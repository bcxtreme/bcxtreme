==> flow/design.v <==
interface blockStoreIfc(input logic clk);
	logic writeValid;
	logic writeReady;
	logic [7:0] blockData;
	modport reader(
		input writeValid, input blockData,
		output writeReady
	);
endinterface
interface minerIfc(input logic clk);
	logic rst;
	logic resultValid;
	logic success;
	modport dut (
		input rst,
		output resultValid,
		output success
	);
endinterface
interface nonceBufferIfc(input logic clk);
	logic readReady;
	logic nonce;
	logic error;
	modport writer(
		input readReady,
		output nonce,
		output error
	);
endinterface
interface processorResultsIfc #(parameter NUM_CORES=10)(input logic clk);
	parameter PARTITIONBITS = $clog2(NUM_CORES);
	logic success;
	logic[PARTITIONBITS-1:0] processor_index;
	modport writer(output success, output processor_index);
	modport reader(input success, input processor_index);
endinterface
module nonce_decoder #(parameter NUM_CORES=10, parameter BROADCAST_CNT=100)
(
	input logic clk,
	input logic rst,
	input logic valid_i,
	input logic newblock_i,
	processorResultsIfc.reader rawinput_i,
	output logic valid_o,
	output logic success_o,
	output logic[31:0] nonce_o
);
	parameter PARTITIONBITS = $clog2(NUM_CORES);
	parameter TARGET = BROADCAST_CNT * NUM_CORES;
	logic is_reading, was_reading;
	logic[31:0] count_new;
	logic[31:0] count_old;
	rff #(.WIDTH(1)) reading_ff(.clk, .rst, .data_i(is_reading), .data_o(was_reading));
	always_comb begin
		if(~valid_i)
			is_reading=was_reading;
		else if (newblock_i)
			is_reading = 1;
		else if (was_reading)
			is_reading = (count_new <= TARGET);
		else 
			is_reading=0;
	end
	logic is_last_of_block;
	logic was_last_of_block;
	assign is_last_of_block= (count_old+NUM_CORES)==TARGET;
	rff #(.WIDTH(1)) lastboflblk_ff(.clk, .rst, .data_i(is_last_of_block), .data_o(was_last_of_block));
	rff #(.WIDTH(32)) f(.clk,.rst,.data_i(count_new),.data_o(count_old));
	always_comb begin
		if (!valid_i)
			count_new = count_old;
		else if (newblock_i)
			count_new = 0;
		else
			count_new = count_old + NUM_CORES;
	end
	logic[31:0] nonce_tmp;
	assign nonce_tmp=count_new + rawinput_i.processor_index;
	logic found_new_nonce;
	assign found_new_nonce= is_reading && valid_i && rawinput_i.success;
	logic[31:0] validNonce_new;
	logic[31:0] validNonce;
	rff #(.WIDTH(32)) validNonce_ff(.clk, .rst, .data_i(validNonce_new), .data_o(validNonce));
	assign validNonce_new = found_new_nonce ? nonce_tmp : validNonce;
	logic success;
	logic success_new;
	rff #(.WIDTH(1)) success_ff(.clk, .rst, .data_i(success_new), .data_o(success));
	assign success_new = (is_reading && rawinput_i.success) || (success && !was_last_of_block);
	assign valid_o = was_last_of_block;
	assign success_o = success;
	assign nonce_o = validNonce;
endmodule
module rff #(parameter WIDTH = 1)
(
	input clk,
	input rst,
	input [WIDTH - 1: 0] data_i,
	output [WIDTH - 1: 0] data_o
);
	reg[WIDTH - 1: 0] mem;
	always_ff @(posedge clk) begin
		if (rst)
			mem <= 0;
		else
			mem <= data_i;
	end
	assign data_o = mem;
endmodule
From RTL to reports: nonce_decoder
The steps from the RTL of nonce_decoder to its reports follow in flow order.
Lines are those of the file above, counted from 1.
Cell names lack the library's common part.
{ "design": {"top": "nonce_decoder", "clk_port": "clk", "lib": "sky130hd", "lib_corner": "tt_025C_1v80"} }

Elaborated design
Source: Yosys, flattened and elaborated, memories not mapped. Widths are those after wreduce; folded enables and synchronous resets count as part of the registers. Registers that Yosys merges into a memory's read port (data or address) are not register bits. Print and check cells do not count. Equal cells are merged and count once.
{ "word_totals": {"regBits": 67, "input_bits": 4, "output_inout_bits": 34, "wordCells": 20} }
{ "classes": {"addsub": 2, "cmp": 1, "eq_ne": 1, "mux": 5, "reduce_and_logical": 6} }
{ "ops": {"columns": ["cell", "n"], "rows": [
  ["two-way mux 32 bit", 2],
  ["adder 32 x 1 -> 32 bit", 1],
  ["<= comparator 32 x 10 -> 1 bit (second input constant)", 1],
  ["== test 32 x 10 -> 1 bit (second input constant)", 1],
  ["adder 32 x 4 -> 32 bit (second input constant)", 1],
  ["logical AND 1 bit", 4],
  ["two-way mux 1 bit", 3],
  ["logical OR 1 bit", 1],
  ["logical NOT 1 bit", 1]
]} }

Logic depth
Longest topological path by Yosys (ltp), each cell counted once; first at word level (registers and memories cut), then after technology mapping (sequential cells cut; the memories' decode and read muxes count).
{ "logic_depth": {"depth_word": 9, "abc_area": 0, "depth_mapped": 8, "mapped_depth_nobuf": 7} }

After synthesis
Yosys stat after the flow's synthesis: flattened, memories mapped to cells. It holds for the ABC_AREA given above (unset counts as 0); a run with the other value may have another netlist.
Totals and module areas in this step are rounded.
{ "synth_totals": {"mapped_cells": 316, "yosys_area_um2": 2349, "seqArea_um2": 660.6, "ffs": 33, "buf_cells": 52} }
{ "by_type": {"columns": ["cell_type", "n", "area_total_um2"], "rows": [
  ["dfxtp_1", 33, 660.634],
  ["buf_4", 32, 240.23],
  ["a21oi_1", 30, 150.144],
  ["o21ai_0", 28, 140.134],
  ["nor2_1", 34, 127.622],
  ["nand2_1", 22, 82.579],
  ["and3_1", 11, 68.816],
  ["nor3_1", 13, 65.062],
  ["nand4_1", 10, 62.56],
  ["xnor2_1", 7, 61.309],
  ["clkbuf_1", 16, 60.058],
  ["nor4_1", 8, 50.048],
  ["nand3_1", 7, 35.034],
  ["a22oi_1", 4, 30.029],
  ["nor3b_1", 4, 30.029],
  ["xor2_1", 3, 26.275],
  ["buf_6", 2, 22.522],
  ["nand3b_1", 3, 22.522]
]} }
Other cell types: 40; their cells: 49.
The figures by module come from a second, unflattened synthesis with its own total; it is not the netlist above.
{ "hier_totals": {"hier_cells": 376, "hier_area_um2": 3251} }
Rows give one instance, submodules left out.
{ "by_module": {"columns": ["module", "instances", "cells", "area_um2", "mod_seq_area_um2"], "rows": [
  ["rff (WIDTH=32)", 2, 67, 863.3, 640.6],
  ["nonce_decoder", 1, 238, 1456, 0.0],
  ["rff (WIDTH=1)", 2, 2, 33.8, 20.0]
]} }

Path before layout
Source: OpenSTA report_checks on the synthesized netlist (no wires, ideal clock, input and output delay 20% of the period each), path of least setup slack; recovery checks are left aside. Register names are those of the netlist, which keeps one name where synthesis merged equal registers.
{ "synth_path": {"path_kind": "register to register", "startpoint": "register f.mem[1]", "endpoint": "register lastboflblk_ff.mem", "clock_period_ns": 2.49, "setup_ns": 0.088, "launch_ns": 0.000, "t_arrival_ns": 2.195, "required_ns": 2.402, "slack_ns": 0.207, "delay_ns": 2.283, "path_stages": 9, "n_path_buf": 1, "period_less_setup_slack_ns": 2.283} }
"delay_ns" is the arrival time less input delay plus setup time.
"path_stages": output pins that drive a net of the path, with the launching flip-flop's if there is one; two outputs of one cell count as two.
"period_less_setup_slack_ns" = period - worst setup slack (recovery checks aside). The figure is calculated, with input and output delays left at 20% of the set period.
The rows between start and end are the longest chain of elaborated cells between them; the timing report does not say that the signal goes this way. Where chains are equally long, one stands for them.
A line is the first line of the expression or statement that the cell stems from. Yosys adds cells for indexed reads and writes and turns some case tables into memories.
{ "synth_between": {"cell_sequence": "dfxtp_1 -> ha_1 -> o2111ai_2 -> or2_1 -> buf_6 -> nor4_1 -> xor2_1 -> a2111o_1 -> nor4_2", "elab_chain_len": 2, "cells_between": 2, "cone_classes": "1 x add/sub; 1 x eq/ne"} }
{ "synth_rtl": {"columns": ["element", "line_no", "rtl"], "rows": [
  ["from (decl)", 100, "reg[WIDTH - 1: 0] mem;"],
  ["from (assign)", 103, "mem <= 0;"],
  ["from (assign)", 105, "mem <= data_i;"],
  ["adder 32 x 4 -> 32 bit", 66, null],
  ["== test 32 x 10 -> 1 bit", 66, null],
  ["to (assign)", 103, null],
  ["to (assign)", 105, null],
  ["to (decl)", 100, null]
]} }

Path in the finished layout
Path of least setup slack in the final report of run 2 (OpenROAD, finished layout, wires in). Where an end is a register, its clock arrival counts in the times.
{ "layout_path": {"path_kind": "register to register", "startpoint": "register f.mem[1]", "endpoint": "register lastboflblk_ff.mem", "clock_period_ns": 3.84, "setup_ns": 0.08, "launch_ns": 0.28, "t_arrival_ns": 2.81, "required_ns": 4.05, "slack_ns": 1.24, "path_stages": 9, "n_path_buf": 1} }
The rows between start and end are the longest chain of elaborated cells between them; the timing report does not say that the signal goes this way. Where chains are equally long, one stands for them.
{ "layout_between": {"cell_sequence": "dfxtp_1 -> ha_1 -> o2111ai_2 -> or2_1 -> buf_6 -> nor4_1 -> xnor2_1 -> nand4_1 -> nor4_2", "elab_chain_len": 2, "cells_between": 2, "cone_classes": "1 x add/sub; 1 x eq/ne"} }
{ "layout_rtl": {"columns": ["element", "line_no", "rtl"], "rows": [
  ["from (decl)", 100, "reg[WIDTH - 1: 0] mem;"],
  ["from (assign)", 103, "mem <= 0;"],
  ["from (assign)", 105, "mem <= data_i;"],
  ["adder 32 x 4 -> 32 bit", 66, null],
  ["== test 32 x 10 -> 1 bit", 66, null],
  ["to (assign)", 103, null],
  ["to (assign)", 105, null],
  ["to (decl)", 100, null]
]} }

Data sheet: physical implementation of nonce_decoder

Settings and measured results of 2 stored flow runs for module nonce_decoder (sky130hd), not sorted in any way. The constraints put input and output delay at 20% of the set period each and load the outputs with 0.01 pF.
"period_less_ws_ns" is the run's clock period less its worst setup slack. It is reckoned from that one timing run; input and output delays stay at 20% of the period that was set.
"worstPathTime_ns": the worst setup path's part of the clock period (all of it between registers, 20% less for each end at a port) less its slack. A launch clock that arrives late makes it longer, a capture clock that arrives late makes it shorter.
"design_power_mw" is the tool's figure for a default switching activity; nothing was simulated.
Values from the reports are rounded here.

Run 1
==> flow/run.sh <==
#!/bin/bash
# the make line also repeats the synthesis and layout settings of config.mk as NAME=value (left out here)
make -C /OpenROAD-flow-scripts/flow DESIGN_CONFIG=/design/flow/config.mk WORK_HOME=/design/flow/orfs CLKGATE_MAP_FILE= finish
==> flow/config.mk <==
export PLATFORM = sky130hd
export DESIGN_NAME = nonce_decoder
export DESIGN_NICKNAME = nonce_decoder
export VERILOG_FILES = /design/flow/design.v
export SDC_FILE = /design/flow/constraint.sdc
export NUM_CORES = 4
export LEC_CHECK = 0
export ABC_AREA = 0
export CAP_MARGIN = 20
export CELL_PAD_IN_SITES_DETAIL_PLACEMENT = 2
export CELL_PAD_IN_SITES_GLOBAL_PLACEMENT = 1
export CORE_MARGIN = 2
export CORE_UTILIZATION = 65
export CTS_CLUSTER_SIZE = 75
export MAX_ROUTING_LAYER = met4
export PLACE_DENSITY_LB_ADDON = 0.29
export SLEW_MARGIN = 20
==> flow/constraint.sdc <==
create_clock -name core_clock -period 4.2 [get_ports {clk}]
set_input_delay 0.8400 -clock core_clock [delete_from_list [all_inputs] [get_ports {clk}]]
set_output_delay 0.8400 -clock core_clock [all_outputs]
set_load 0.01 [all_outputs]

==> results of run 1, as JSON <==
{
  "outcome": "not finished: placement ended with error FLW-0024"
}

Run 2
==> flow/run.sh <==
#!/bin/bash
# the make line also repeats the synthesis and layout settings of config.mk as NAME=value (left out here)
make -C /OpenROAD-flow-scripts/flow DESIGN_CONFIG=/design/flow/config.mk WORK_HOME=/design/flow/orfs CLKGATE_MAP_FILE= finish
==> flow/config.mk <==
export PLATFORM = sky130hd
export DESIGN_NAME = nonce_decoder
export DESIGN_NICKNAME = nonce_decoder
export VERILOG_FILES = /design/flow/design.v
export SDC_FILE = /design/flow/constraint.sdc
export NUM_CORES = 4
export LEC_CHECK = 0
export ABC_AREA = 0
export CAP_MARGIN = 25
export CORE_MARGIN = 2
export CORE_UTILIZATION = 62
export GPL_TIMING_DRIVEN = 0
export MAX_ROUTING_LAYER = met4
export PLACE_DENSITY = 0.77
export SETUP_SLACK_MARGIN = 0.6
export SLEW_MARGIN = 20
==> flow/constraint.sdc <==
create_clock -name core_clock -period 3.84 [get_ports {clk}]
set_input_delay 0.7680 -clock core_clock [delete_from_list [all_inputs] [get_ports {clk}]]
set_output_delay 0.7680 -clock core_clock [all_outputs]
set_load 0.01 [all_outputs]

==> results of run 2, as JSON <==
{
  "design_power_mw": 0.6881,
  "period_less_ws_ns": 2.603,
  "synthArea_um2": 2349,
  "worstPathTime_ns": 2.60,
  "timing.worst_path_kind": "register to register",
  "post_route_stdcell_area_um2": 2651,
  "ws_hold_ns": 0.418,
  "finish.utilization_pct": 72.4,
  "fin_ws_ns": 1.237,
  "setup_tns_ns": 0.000,
  "die_um2": 4296
}
