==> flow/design.v <==
interface blockStoreIfc(input logic clk);
	logic writeValid;
	logic writeReady;
	logic [7:0] blockData;
	modport reader(
		input writeValid, input blockData,
		output writeReady
	);
endinterface
interface minerIfc(input logic clk);
	logic rst;
	logic resultValid;
	logic success;
	modport dut (
		input rst,
		output resultValid,
		output success
	);
endinterface
interface nonceBufferIfc(input logic clk);
	logic readReady;
	logic nonce;
	logic error;
	modport writer(
		input readReady,
		output nonce,
		output error
	);
endinterface
interface processorResultsIfc #(parameter NUM_CORES=10)(input logic clk);
	parameter PARTITIONBITS = $clog2(NUM_CORES);
	logic success;
	logic[PARTITIONBITS-1:0] processor_index;
	modport writer(output success, output processor_index);
	modport reader(input success, input processor_index);
endinterface
module nonce_buffer (
	input logic clk,
	input logic rst,
 	input logic valid,
	input logic success,
	input logic[31:0] nonce_i,
	output logic valid_o,
	output logic success_o,
	input logic readready,
	output logic nonce_o,
	output logic error
);
wire[31:0] stored_nonce;
logic enable_write_to_stored_nonce;
assign enable_write_to_stored_nonce = ( valid && success );
eff #(32) stored_nonceff (.clk, .rst, .enable( enable_write_to_stored_nonce ), .data_i( nonce_i ), .data_o( stored_nonce ) );
logic[31:0] output_mask;
logic[31:0] next_output_mask;
ff #(32) omask(.clk,.data_i(next_output_mask),.data_o(output_mask));
always_comb begin
	if(rst) begin
		next_output_mask=32'd1;
	end else if(readready) begin
		next_output_mask=(1<<1);
	end else if(output_mask!=1) begin
		next_output_mask=(output_mask<<1) | (output_mask >>31);   
	end else next_output_mask=output_mask;
end
logic[31:0] masked;
assign masked =output_mask & stored_nonce;
assign nonce_o = | ( output_mask & stored_nonce ) ;
rff #(1) valid_ff(.clk,.rst,.data_i(valid),.data_o(valid_o));
ff #(1) success_ff(.clk,.data_i(success),.data_o(success_o));
logic full;
logic next_full;
rff #(1) fullff(.clk,.rst,.data_i(next_full),.data_o(full));
always_comb begin
	if(full) begin
		next_full=(output_mask==1) || next_output_mask!=1;
	end else begin
		next_full=enable_write_to_stored_nonce;
	end
end
logic errored;
logic next_errored;
rff #(1) err(.clk,.rst,.data_i(next_errored),.data_o(errored));
logic overflow;
assign overflow=(enable_write_to_stored_nonce & full);
logic underflow;
assign underflow=readready && (output_mask!=1);
assign next_errored=errored | overflow | underflow;
assign error=errored;
endmodule
module eff #(parameter WIDTH = 1)
(
	input clk,
	input rst,
	input enable,
	input [WIDTH - 1: 0] data_i,
	output [WIDTH - 1: 0] data_o
);
	reg[WIDTH - 1: 0] mem;
	always_ff @(posedge clk) begin
		if (rst)
			mem <= 0;
		else
			mem <= enable ? data_i : mem;
	end
	assign data_o = mem;
endmodule
module ff #(parameter WIDTH=32) (
  input clk, 
  input[WIDTH-1:0] data_i,
  output[WIDTH-1:0] data_o);
  reg[WIDTH-1:0] tmp;
  assign data_o=tmp;
  always_ff @(posedge clk) begin
    tmp <=data_i;
  end
endmodule
module rff #(parameter WIDTH = 1)
(
	input clk,
	input rst,
	input [WIDTH - 1: 0] data_i,
	output [WIDTH - 1: 0] data_o
);
	reg[WIDTH - 1: 0] mem;
	always_ff @(posedge clk) begin
		if (rst)
			mem <= 0;
		else
			mem <= data_i;
	end
	assign data_o = mem;
endmodule
* From RTL to reports: nonce_buffer
What the tools print for nonce_buffer, step after step.
Lines are those of the file above, counted from 1.
Not given: -
- Top :: nonce_buffer
- Clock :: clk
- Library :: sky130hd
- Corner :: tt_025C_1v80

* Elaborated design
Counts by Yosys on the flattened word-level netlist (proc, flatten, opt, wreduce; memories kept). Register bits leave out memories and registers merged into their read ports (data or address); mux counts leave out enables and synchronous resets folded into registers. Print and check cells are left out. Cells with the same type and inputs are merged into one.
- Register bits after elaboration :: 68
- Output and inout bits :: 4
- Elaborated cells :: 22
- Eq/ne operators :: 3
- Muxes and demuxes :: 4
- Bitwise logic cells :: 5
- Reduce/logical cells :: 4
** Operator list (number)
- 32-bit two-way mux :: 3
- 32-bit by 1-bit != test with 1-bit output (second input constant) :: 2
- 32-bit by 1-bit == test with 1-bit output (second input constant) :: 1
- 32-bit by 1-bit bitwise OR with 32-bit output :: 1
- 32-bit AND :: 1
- 32-bit OR reduction :: 1
- 1-bit bitwise OR :: 2
- 1-bit logical AND :: 2
- 1-bit AND :: 1
- 1-bit logical OR :: 1
- 1-bit two-way mux :: 1

* Longest topological paths
Longest topological path by Yosys (ltp), each cell counted once; first at word level (registers and memories cut), then after technology mapping (sequential cells cut; the memories' decode and read muxes count).
- Word-level depth :: 7
- ABC_AREA :: 0
- Mapped depth :: 5
- Depth with buffers taken out :: 4

* Synthesis result
Source: synth_stat.txt of the flow (Yosys; design flattened, memories mapped). It holds for the ABC_AREA given above (unset counts as 0); a run with the other value may have another netlist.
** Cell types
- sky130_fd_sc_hd__dfxtp_1 :: number 68, area in all 1.36E+03 um^2
- sky130_fd_sc_hd__nand2_1 :: number 65, area in all 243.984 um^2
- sky130_fd_sc_hd__and2_1 :: number 30, area in all 187.68 um^2
- sky130_fd_sc_hd__a21oi_1 :: number 33, area in all 165.158 um^2
- sky130_fd_sc_hd__a22oi_1 :: number 15, area in all 112.608 um^2
- sky130_fd_sc_hd__nor4_1 :: number 7, area in all 43.792 um^2
- sky130_fd_sc_hd__nand4_1 :: number 6, area in all 37.536 um^2
- sky130_fd_sc_hd__clkbuf_1 :: number 7, area in all 26.275 um^2
- sky130_fd_sc_hd__buf_2 :: number 4, area in all 20.019 um^2
- sky130_fd_sc_hd__nor2_1 :: number 5, area in all 18.768 um^2
- sky130_fd_sc_hd__a41oi_1 :: number 2, area in all 17.517 um^2
- sky130_fd_sc_hd__a22oi_2 :: number 1, area in all 12.512 um^2
- sky130_fd_sc_hd__buf_1 :: number 3, area in all 11.261 um^2
- sky130_fd_sc_hd__a311o_1 :: number 1, area in all 10.01 um^2
- sky130_fd_sc_hd__a311oi_1 :: number 1, area in all 8.758 um^2
- sky130_fd_sc_hd__a21o_1 :: number 1, area in all 7.507 um^2
- sky130_fd_sc_hd__and2_2 :: number 1, area in all 7.507 um^2
- sky130_fd_sc_hd__inv_1 :: number 2, area in all 7.507 um^2
Not listed: further types 3, cells in them 3.
- Standard cells after synthesis :: 255
- Mapped area :: 2321.0 um^2
- Sequential part of the area :: 1361.3 um^2
- Mapped flip-flops :: 68
- Buffers :: 14
By module: a second synthesis without flattening, with its own total; a netlist apart from the flattened one above.
- Cell total of the unflattened synthesis :: 225
- Area (unflattened synthesis) :: 2570.0 um^2
Rows give one instance, submodules left out.
** Modules
- eff (WIDTH=32) :: instances 1, cells 103, area 1163.6 um^2, seq. area 640.6 um^2
- nonce_buffer :: instances 1, cells 83, area 644.4 um^2, seq. area 0.0 um^2
- ff (WIDTH=32) :: instances 1, cells 32, area 640.6 um^2, seq. area 640.6 um^2
- rff (WIDTH=1) :: instances 3, cells 2, area 33.8 um^2, seq. area 20.0 um^2
- ff (WIDTH=1) :: instances 1, cells 1, area 20.0 um^2, seq. area 20.0 um^2

* Timing after synthesis
Source: OpenSTA report_checks on the synthesized netlist (no wires, ideal clock, input and output delay 20% of the period each), path of least setup slack; recovery checks are left aside. Register names are those of the netlist, which keeps one name where synthesis merged equal registers.
- Path type :: reg-to-output
- Start point :: reg omask.tmp[14]
- End point :: out nonce_o
- Period :: 1.51 ns
- Output delay :: 0.302 ns
- Launch time at the first pin :: 0.000 ns
- Arrival :: 1.130 ns
- Path slack :: 0.078 ns
- Delay of the path :: 1.130 ns
- Stages :: 4
- Path buffers :: 0
- Synthesis period reached :: 1.432 ns
"delay of the path" is the arrival time less input delay plus setup time.
A path that ends at an output port has no setup time.
"stages": output pins that drive a net of the path, with the launching flip-flop's if there is one; two outputs of one cell count as two.
"synthesis period reached" = period - worst setup slack (recovery checks aside). The figure is calculated, with input and output delays left at 20% of the set period.
Between the ends stands the longest chain of elaborated cells between them, by number of cells; it is not shown to be the way that was timed. Of several equally long chains one is given.
Each line given opens the expression or statement behind the cell; cells for indexed reads and writes are added by Yosys, which also makes memories of some case tables.
- Cells stage by stage :: sky130_fd_sc_hd__dfxtp_1 -> sky130_fd_sc_hd__a22oi_1 -> sky130_fd_sc_hd__nand4_1 -> sky130_fd_sc_hd__or4_1
- Length of the longest elaborated chain :: 2
** RTL lines, path post-synthesis
- start: declaration :: line 111 : reg[WIDTH-1:0] tmp;
- start: assignment :: line 114 : tmp <=data_i;
- 32-bit AND :: line 67 : assign nonce_o = | ( output_mask & stored_nonce ) ;
- 32-bit OR reduction :: line 67
- end: declaration :: line 46 : output logic nonce_o,

* Timing after layout
Path of least setup slack in the final report of run B (OpenROAD, finished layout, wires in). Where an end is a register, its clock arrival counts in the times.
- Path type :: reg-to-output
- Start point :: reg omask.tmp[16]
- End point :: out nonce_o
- Period :: 2.46 ns
- Output delay :: 0.49 ns
- Launch time at the first pin :: 0.33 ns
- Arrival :: 1.87 ns
- Path slack :: 0.10 ns
- Stages :: 5
- Path buffers :: 1
Between the ends stands the longest chain of elaborated cells between them, by number of cells; it is not shown to be the way that was timed. Of several equally long chains one is given.
- Cells stage by stage :: sky130_fd_sc_hd__dfxtp_1 -> sky130_fd_sc_hd__a22oi_2 -> sky130_fd_sc_hd__nand4_1 -> sky130_fd_sc_hd__or4_1 -> sky130_fd_sc_hd__dlygate4sd2_1
- Length of the longest elaborated chain :: 2
** RTL lines, path after layout
- start: declaration :: line 111 : reg[WIDTH-1:0] tmp;
- start: assignment :: line 114 : tmp <=data_i;
- 32-bit AND :: line 67 : assign nonce_o = | ( output_mask & stored_nonce ) ;
- 32-bit OR reduction :: line 67
- end: declaration :: line 46 : output logic nonce_o,

Hand-over note for nonce_buffer

Design nonce_buffer on sky130hd. What follows are 2 stored runs of the flow, each under its own settings; their order means nothing. The constraints put input and output delay at 20% of the set period each and load the outputs with 0.01 pF.
"reached clock period" = clock period - worst setup slack. The figure is calculated, with input and output delays left at 20% of the set period.
"time on the worst setup path": the worst setup path's part of the clock period (all of it between registers, 20% less for each end at a port) less its slack. A launch clock that arrives late makes it longer, a capture clock that arrives late makes it shorter.
"total design power" rests on the timing tool's default activity at the inputs, not on a simulated workload.

** Run A
- Settings :: period_ns=1.25; CORE_UTILIZATION=54; PLACE_DENSITY_LB_ADDON=0.01; HOLD_SLACK_MARGIN=0.11; CORE_ASPECT_RATIO=1.23; CELL_PAD_IN_SITES_DETAIL_PLACEMENT=1; ABC_AREA=1; GPL_TIMING_DRIVEN=0; GPL_ROUTABILITY_DRIVEN=1; CAP_MARGIN=20; MAX_ROUTING_LAYER=met4; CORE_MARGIN=2; SLEW_MARGIN=20
- Outcome :: no final report: clock tree synthesis broke off with DPL-0033

** Run B
- Settings :: period_ns=2.46; CAP_MARGIN=20; CORE_MARGIN=2; CORE_UTILIZATION=40; SLEW_MARGIN=20
- Total design power :: 2196 uW
- Setup slack of the worst path :: 0.101 ns
- Worst-case hold slack :: 0.454 ns
- Reached clock period :: 2.359 ns
- Yosys chip area after synthesis :: 2321.0 um^2
- Die footprint :: 6428.0 um^2
- Utilization after layout :: 54.1%
- Time on the worst setup path :: 1.87 ns
- Critical path type :: reg-to-output
- Setup total negative slack :: 0.000 ns
- Standard-cell area after layout :: 2995.4 um^2

End of note.
