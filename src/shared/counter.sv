==> flow/design.v <==
interface blockStoreIfc(input logic clk);
	logic writeValid;
	logic writeReady;
	logic [7:0] blockData;
	modport reader(
		input writeValid, input blockData,
		output writeReady
	);
endinterface
interface minerIfc(input logic clk);
	logic rst;
	logic resultValid;
	logic success;
	modport dut (
		input rst,
		output resultValid,
		output success
	);
endinterface
interface nonceBufferIfc(input logic clk);
	logic readReady;
	logic nonce;
	logic error;
	modport writer(
		input readReady,
		output nonce,
		output error
	);
endinterface
interface processorResultsIfc #(parameter NUM_CORES=10)(input logic clk);
	parameter PARTITIONBITS = $clog2(NUM_CORES);
	logic success;
	logic[PARTITIONBITS-1:0] processor_index;
	modport writer(output success, output processor_index);
	modport reader(input success, input processor_index);
endinterface
module counter #(parameter WIDTH=32,parameter INITIALCOUNT=0, parameter INCREMENT=1) (
input logic clk,
input logic rst,
input logic inc,
output logic[WIDTH-1:0] count);
logic[WIDTH-1:0] prev;
logic[WIDTH-1:0] n;
ff #(.WIDTH(WIDTH)) f(.clk,.data_i(n),.data_o(prev));
assign count=prev;
always_comb begin
  if(rst) n=INITIALCOUNT;
  else if (inc) n=prev+INCREMENT;
  else n=prev;
end
endmodule
module ff #(parameter WIDTH=32) (
  input clk, 
  input[WIDTH-1:0] data_i,
  output[WIDTH-1:0] data_o);
  reg[WIDTH-1:0] tmp;
  assign data_o=tmp;
  always_ff @(posedge clk) begin
    tmp <=data_i;
  end
endmodule
# == Step by step through the tools: counter ==
# The steps from the RTL of counter to its reports follow in flow order.
# Lines are those of the file above, counted from 1.
# Operators carry their Yosys type and port widths (W data, S select, Z words).
# The mark - stands for no value.
# design
design,counter
clock_port,clk
lib,sky130hd
pvt_corner,tt_025C_1v80

# == After elaboration ==
# Source: Yosys, flattened and elaborated, memories not mapped. Widths are those after wreduce; folded enables and synchronous resets count as part of the registers. Registers that Yosys merges into a memory's read port (data or address) are not register bits. Print and check cells do not count. Equal cells are merged and count once.
# bits
regBits,32
latch_bits,0
mem_bits_rw,0
mem_bits_ro,0
clocked_rd_ports_x_width,0
memories,0
input_bits,3
output_inout_bits,32
wordCells,2
# op_classes
n_addsub,1
n_mul,0
div,0
compare,0
eq_ne,0
shift,0
muxes,0
bitwise,0
n_reduce_logical,0
# ops
op,count
$add A32 B1 Y32 const B,1

# == Logic depth ==
# Yosys ltp: most cells in a row. Word level: on the elaborated netlist, between registers, memories and ports. Mapped: between sequential cells and ports; inverters and the memories' decode and read muxes count.
# logic_depth
ltp_word,1
ABC_AREA,0
mapped_depth,6
depth_no_buf,5

# == Netlist ==
# The flow's flattened synthesis, as Yosys stat reports it; memories are mapped. The netlist is that of the ABC_AREA named above (0 if unset); the other value can give another one.
# Totals and module areas in this step are rounded.
# types
type,count,type_area_um2
sky130_fd_sc_hd__dfxtp_1,32,640.614
sky130_fd_sc_hd__mux2_2,9,101.347
sky130_fd_sc_hd__nor2_1,26,97.594
sky130_fd_sc_hd__xor2_1,9,78.826
sky130_fd_sc_hd__nand4_1,10,62.56
sky130_fd_sc_hd__nor2b_1,10,62.56
sky130_fd_sc_hd__nor3_1,10,50.048
sky130_fd_sc_hd__nand3_1,9,45.043
sky130_fd_sc_hd__a21oi_1,7,35.034
sky130_fd_sc_hd__xnor2_1,4,35.034
sky130_fd_sc_hd__nand2_1,9,33.782
sky130_fd_sc_hd__and4_1,3,26.275
sky130_fd_sc_hd__clkbuf_1,7,26.275
sky130_fd_sc_hd__or3_1,4,25.024
sky130_fd_sc_hd__mux2_1,2,22.522
sky130_fd_sc_hd__o31ai_1,3,22.522
sky130_fd_sc_hd__or4_1,3,22.522
sky130_fd_sc_hd__nor4_4,1,21.27
# Not listed: further types 14, cells in them 23.
# synth_totals
cell_count,181
synth_area_um2,1564
seqArea_um2,640.6
ffs,32
n_buf,10
# By module: a second synthesis without flattening, with its own total; a netlist apart from the flattened one above.
# hier_totals
cells_unflattened,174
area_unflattened_um2,1503
# Rows give one instance, submodules left out.
# by_module
module,n_inst,cells,mod_area_um2,mod_seq_area_um2
counter,1,142,862.1,0.0
ff (WIDTH=32),1,32,640.6,640.6

# == Timing after synthesis ==
# OpenSTA on the mapped netlist: ideal clock, no wires. The path of least setup slack (recovery checks aside). Input and output delay are each 20% of the period. Register names are those of the netlist, which keeps one name where synthesis merged equal registers.
# synth_path
kind,in2reg
start,input port inc
end,register f.tmp[27]
period_ns,3.02
input_delay_ns,0.604
setup_ns,0.121
t_first_pin_ns,0.604
arrival_time_ns,1.887
t_required_ns,2.899
slack_ns,1.012
path_delay_ns,1.404
driving_pins,6
n_path_buf,2
synth_period_reached_ns,2.008
# "path_delay_ns" = arrival - input delay + setup time.
# "driving_pins": output pins that drive a net of the path, with the launching flip-flop's if there is one; two outputs of one cell count as two.
# "synth_period_reached_ns" is the clock period less the worst setup slack; recovery checks do not enter. This is arithmetic on one report: input and output delays are still those of the set period (20% each).
# synth_via
cell_sequence,sky130_fd_sc_hd__buf_2 sky130_fd_sc_hd__and4_1 sky130_fd_sc_hd__buf_2 sky130_fd_sc_hd__nand4_1 sky130_fd_sc_hd__nor3b_1 sky130_fd_sc_hd__mux2_2
# synth_lines
item,line_no,source
from (decl),40,"input logic inc,"
to (assign),59,tmp <=data_i;
to (decl),56,reg[WIDTH-1:0] tmp;
# No chain of elaborated cells between the ends is given.

# == Timing after layout ==
# Path of least setup slack in the final report of run 1 (OpenROAD, finished layout, wires in). Where an end is a register, its clock arrival counts in the times.
# layout_path
kind,reg2reg
start,register f.tmp[8]
end,register f.tmp[19]
period_ns,2.14
setup_ns,0.11
t_first_pin_ns,0.28
arrival_time_ns,2.24
t_required_ns,2.30
slack_ns,0.06
driving_pins,6
n_path_buf,1
# Between the ends stands the longest chain of elaborated cells between them, by number of cells; it is not shown to be the way that was timed. Of several equally long chains one is given.
# A line is the first line of the expression or statement that the cell stems from. Yosys adds cells for indexed reads and writes and turns some case tables into memories.
# layout_via
cell_sequence,sky130_fd_sc_hd__dfxtp_1 sky130_fd_sc_hd__nand4_2 sky130_fd_sc_hd__or2_2 sky130_fd_sc_hd__clkbuf_1 sky130_fd_sc_hd__nor4_1 sky130_fd_sc_hd__mux2_2
elab_chain_cells,1
cone_cells,1
cone_lines,1
cone_classes,1 x add/sub
# layout_lines
item,line_no,source
from (decl),56,reg[WIDTH-1:0] tmp;
from (assign),59,tmp <=data_i;
$add A32 B1 Y32,48,else if (inc) n=prev+INCREMENT;
to (assign),59,
to (decl),56,

# 2 stored runs of counter in the flow (synthesis by Yosys, layout by OpenROAD, sky130hd cells), in arbitrary order. Constraints: input delay and output delay 20% of the set period each, output load 0.01 pF.
# "period_reached_ns" = clock period - worst setup slack. The figure is calculated, with input and output delays left at 20% of the set period.
# "critical_path_time_ns": the worst setup path's part of the clock period (all of it between registers, 20% less for each end at a port) less its slack. A launch clock that arrives late makes it longer, a capture clock that arrives late makes it shorter.
# By "design_power_uw" is meant OpenSTA's value without simulated activity: inputs other than the clock are taken to toggle once in ten clock periods, and the tool carries that through the logic.
# Results are given in rounded form.
# Settings: - = not set for that run.
item,run 1,run 2
period_ns,2.14,1.22
CORE_UTILIZATION,19,47
SETUP_SLACK_MARGIN,-0.19,-
CORE_ASPECT_RATIO,1.47,1.97
TNS_END_PERCENT,60,90
GPL_TIMING_DRIVEN,0,-
GPL_ROUTABILITY_DRIVEN,1,-
MAX_ROUTING_LAYER,met5,-
CAP_MARGIN,20,5
CORE_MARGIN,2,2
SLEW_MARGIN,20,20
PLACE_DENSITY_LB_ADDON,-,0.26
MIN_ROUTING_LAYER,-,met1
util_pct,27.0,85.9
hold_ws_ns,0.503,0.521
yosys.chip_area_um2,1564,1564
critical_path_time_ns,2.08,1.81
critical_path_type,reg2reg,reg2reg
period_reached_ns,2.079,1.810
tns_ns,0.000,-9.065
setup_worst_slack_ns,0.061,-0.590
dieArea_um2,8987,3832
design_power_uw,1455,2054
final_cell_area_um2,2190,2744
